==> flow/design.v <==
module spi_bus(clk,rst_n,d_out,spi_start,SI,SO,CS,SCLK,d_in,busy);
parameter BUS_WIDTH = 16;
parameter CNT_SIZE = 4;		 
input wire clk;
input wire rst_n;
input wire[BUS_WIDTH-1:0] d_out;
input wire spi_start;
input wire SI;			 
output reg SO;			 
output wire CS;
output wire SCLK;				 
output reg[BUS_WIDTH-1:0] d_in;
output wire busy;		 
reg [BUS_WIDTH-1:0] d_buf_in;
reg[BUS_WIDTH-1:0] d_buf_out;
reg[1:0] spi_start_rising;
reg[1:0] state;
reg[CNT_SIZE:0] send_cnt;			 
reg chip_select;
parameter wait_start = 2'd0,start = 2'd1,end_state = 2'd2;
wire bus_start = (~spi_start_rising[0])&spi_start_rising[1];	 
assign CS = chip_select;
assign SCLK = (chip_select == 0)?clk:0;
assign busy = ~CS;
always @(posedge clk or negedge rst_n) begin
	if(!rst_n)
		spi_start_rising <= 2'b11;
	else begin
		if(clk == 1)begin
			spi_start_rising[0] <= spi_start_rising[1];
			spi_start_rising[1] <= spi_start;
		end
	end
end
always @(negedge clk or negedge rst_n) begin		 
	if (!rst_n) begin
		SO <= 1;
		d_in <= 0;
	end
	else begin
		if(!clk)begin
			SO <= d_buf_out[BUS_WIDTH-1];			 
			if(state == start)begin
				d_buf_in[0] <= SI;
				d_buf_in[BUS_WIDTH-1:1] = d_buf_in[BUS_WIDTH-2:0];
			end
			else
				d_in <= d_buf_in;
		end
	end
end
always @(posedge clk or negedge rst_n) begin
	if (!rst_n) begin
		chip_select <= 1;
		d_buf_out <= 0;
		state <= wait_start;
		send_cnt <= BUS_WIDTH-2;
	end
	else begin
		if(clk == 1) begin
			case(state)
				wait_start:begin
				if(bus_start == 1'b1) begin		 
						state <= start;				 
						send_cnt <= BUS_WIDTH-1;	 
						chip_select = 0;				 
					end
					else begin
						d_buf_out <= d_out;
						state <= wait_start;			 
					end
				end
				start:begin								 
				d_buf_out[BUS_WIDTH-1:1] = d_buf_out[BUS_WIDTH-2:0];
					if (send_cnt > 0) begin		 
							state <= start;
							send_cnt <= send_cnt-1;
					end
					else begin						 
						state <= end_state;
					end
				end
				end_state:begin					 
					chip_select <= 1;				 
					state <= wait_start;			 
				end
			endcase
		end
	end
end
endmodule
---- Step by step through the tools: spi_bus ----
Tool output for the design above, in the order of the flow.
Line numbers count from 1 in the design file above.
Not given: n/a
design
  design top .............................. spi_bus
  clock port .............................. clk
  standard-cell library ................... sky130hd
  library corner .......................... tt_025C_1v80

---- Word level ----
Yosys after proc, flatten, opt, wreduce and memory -nomap, before mapping. Memory bits, and registers merged into a memory's read port (data or address), are not among the register bits. Print and check cells are not counted. Equal cells are merged and count once.
cells by class
  order comparisons ....................... 1
  shifts and indexed selects .............. 0
  multipliers ............................. 0
  divide/modulo/power cells ............... 0
  multiplexer cells ....................... 11
  reductions and logical operators ........ 9
  equality and inequality tests ........... 5
  bitwise logic cells ..................... 4
  add/sub/neg operators ................... 1
operators with widths
  cell                                         count
  case mux 15 bit (select 2 bit)               1
  two-way mux 15 bit                           1
  case mux 5 bit (select 2 bit)                1
  two-way mux 5 bit                            2
  AND reduction 2 bit                          4
  != test 2 bit with constant B                3
  case mux 2 bit (select 3 bit)                1
  subtractor 5 x 1 -> 5 bit with constant B    1
  > comparator 5 x 1 -> 1 bit with constant B  1
  nonzero test 2 bit                           2
  NOT 1 bit                                    3
  AND reduction 3 bit                          1
  nonzero test 3 bit                           1
  two-way mux 1 bit                            3
  == test 2 x 1 -> 1 bit with constant B       1
  == test 2 bit with constant B                1
  zero test 2 bit                              1
  case mux 1 bit (select 2 bit)                1
  two-way mux 2 bit                            1
  AND 1 bit                                    1
storage and ports
  bits in read-only memories .............. 0
  output and inout bits ................... 20
  bits in writable memories ............... 0
  flip-flop bits (word level) ............. 59
  cells after elaboration ................. 41
  bits of input ports ..................... 20
  bits in latches ......................... 0
  word width x clocked read ports ......... 0
  memories ................................ 0

---- Logic depth ----
Yosys ltp: most cells in a row. Word level: on the elaborated netlist, between registers, memories and ports. Mapped: between sequential cells and ports; inverters and the memories' decode and read muxes count.
logic depth
  depth in word-level cells ............... 4
  ABC_AREA ................................ 0
  depth in mapped cells ................... 5
  gate-level depth less buffers ........... 5

---- Synthesis result ----
Source: synth_stat.txt of the flow (Yosys; design flattened, memories mapped). It holds for the ABC_AREA given above (unset counts as 0); a run with the other value may have another netlist.
The area totals of this step are shown rounded.
synthesis totals
  cell area after synthesis ............... 2480 µm²
  cell count .............................. 154
  sequential part of the area ............. 1590 µm²
  flip-flops .............................. 60
cells by type
  cell                        count  area in all (µm²)
  sky130_fd_sc_hd__dfrtp_1    20     500.48
  sky130_fd_sc_hd__edfxtp_1   16     480.461
  sky130_fd_sc_hd__mux2_2     37     416.65
  sky130_fd_sc_hd__dfrtn_1    16     400.384
  sky130_fd_sc_hd__dfstp_2    8      210.202
  sky130_fd_sc_hd__mux2_4     10     150.144
  sky130_fd_sc_hd__o21ai_0    6      30.029
  sky130_fd_sc_hd__nand2b_1   4      25.024
  sky130_fd_sc_hd__inv_1      6      22.522
  sky130_fd_sc_hd__buf_12     1      20.019
  sky130_fd_sc_hd__buf_2      4      20.019
  sky130_fd_sc_hd__a2bb2oi_1  2      17.517
  sky130_fd_sc_hd__a21boi_0   2      15.014
  sky130_fd_sc_hd__nor2_1     4      15.014
  sky130_fd_sc_hd__nor4b_2    1      15.014
  sky130_fd_sc_hd__and2_1     2      12.512
  sky130_fd_sc_hd__and3b_4    1      12.512
  sky130_fd_sc_hd__ha_1       1      12.512
Other cell types: 13; their cells: 13.

Measured results for spi_bus: 2 stored runs of the Yosys and OpenROAD flow on sky130hd. The settings differ; the order carries no meaning. The constraints put input and output delay at 20% of the set period each and load the outputs with 0.01 pF.
By "total power of the final layout" is meant OpenSTA's value without simulated activity: inputs other than the clock are taken to toggle once in ten clock periods, and the tool carries that through the logic.
Values from the reports are rounded here.

---- entry A ----
settings
  period_ns = 3.99
  CORE_UTILIZATION = 56
  PLACE_DENSITY_LB_ADDON = 0.2
  CORE_MARGIN = 8
  TNS_END_PERCENT = 35
  ABC_AREA = 0
  GPL_TIMING_DRIVEN = 1
  GPL_ROUTABILITY_DRIVEN = 0
  CTS_CLUSTER_SIZE = 28
  CAP_MARGIN = 0
  SLEW_MARGIN = 20
results
  post-synthesis cell area ................ 2480 µm²
  area inside the die boundary ............ 6820 µm²
  standard-cell area after routing ........ 3170 µm²
  smallest setup slack .................... 0.084 ns
  setup TNS ............................... 0.000 ns
  total power of the final layout ......... 0.00134 W

---- entry B ----
settings
  period_ns = 6.93
  CORE_UTILIZATION = 66
  PLACE_DENSITY_LB_ADDON = 0.14
  CELL_PAD_IN_SITES_DETAIL_PLACEMENT = 0
  GPL_TIMING_DRIVEN = 1
  CTS_CLUSTER_DIAMETER = 90
  SLEW_MARGIN = 0
  MAX_ROUTING_LAYER = met5
  CAP_MARGIN = 20
  CORE_MARGIN = 2
results
  post-synthesis cell area ................ 2480 µm²
  area inside the die boundary ............ 4270 µm²
  standard-cell area after routing ........ 3160 µm²
  smallest setup slack .................... 0.685 ns
  setup TNS ............................... 0.000 ns
  total power of the final layout ......... 0.000769 W
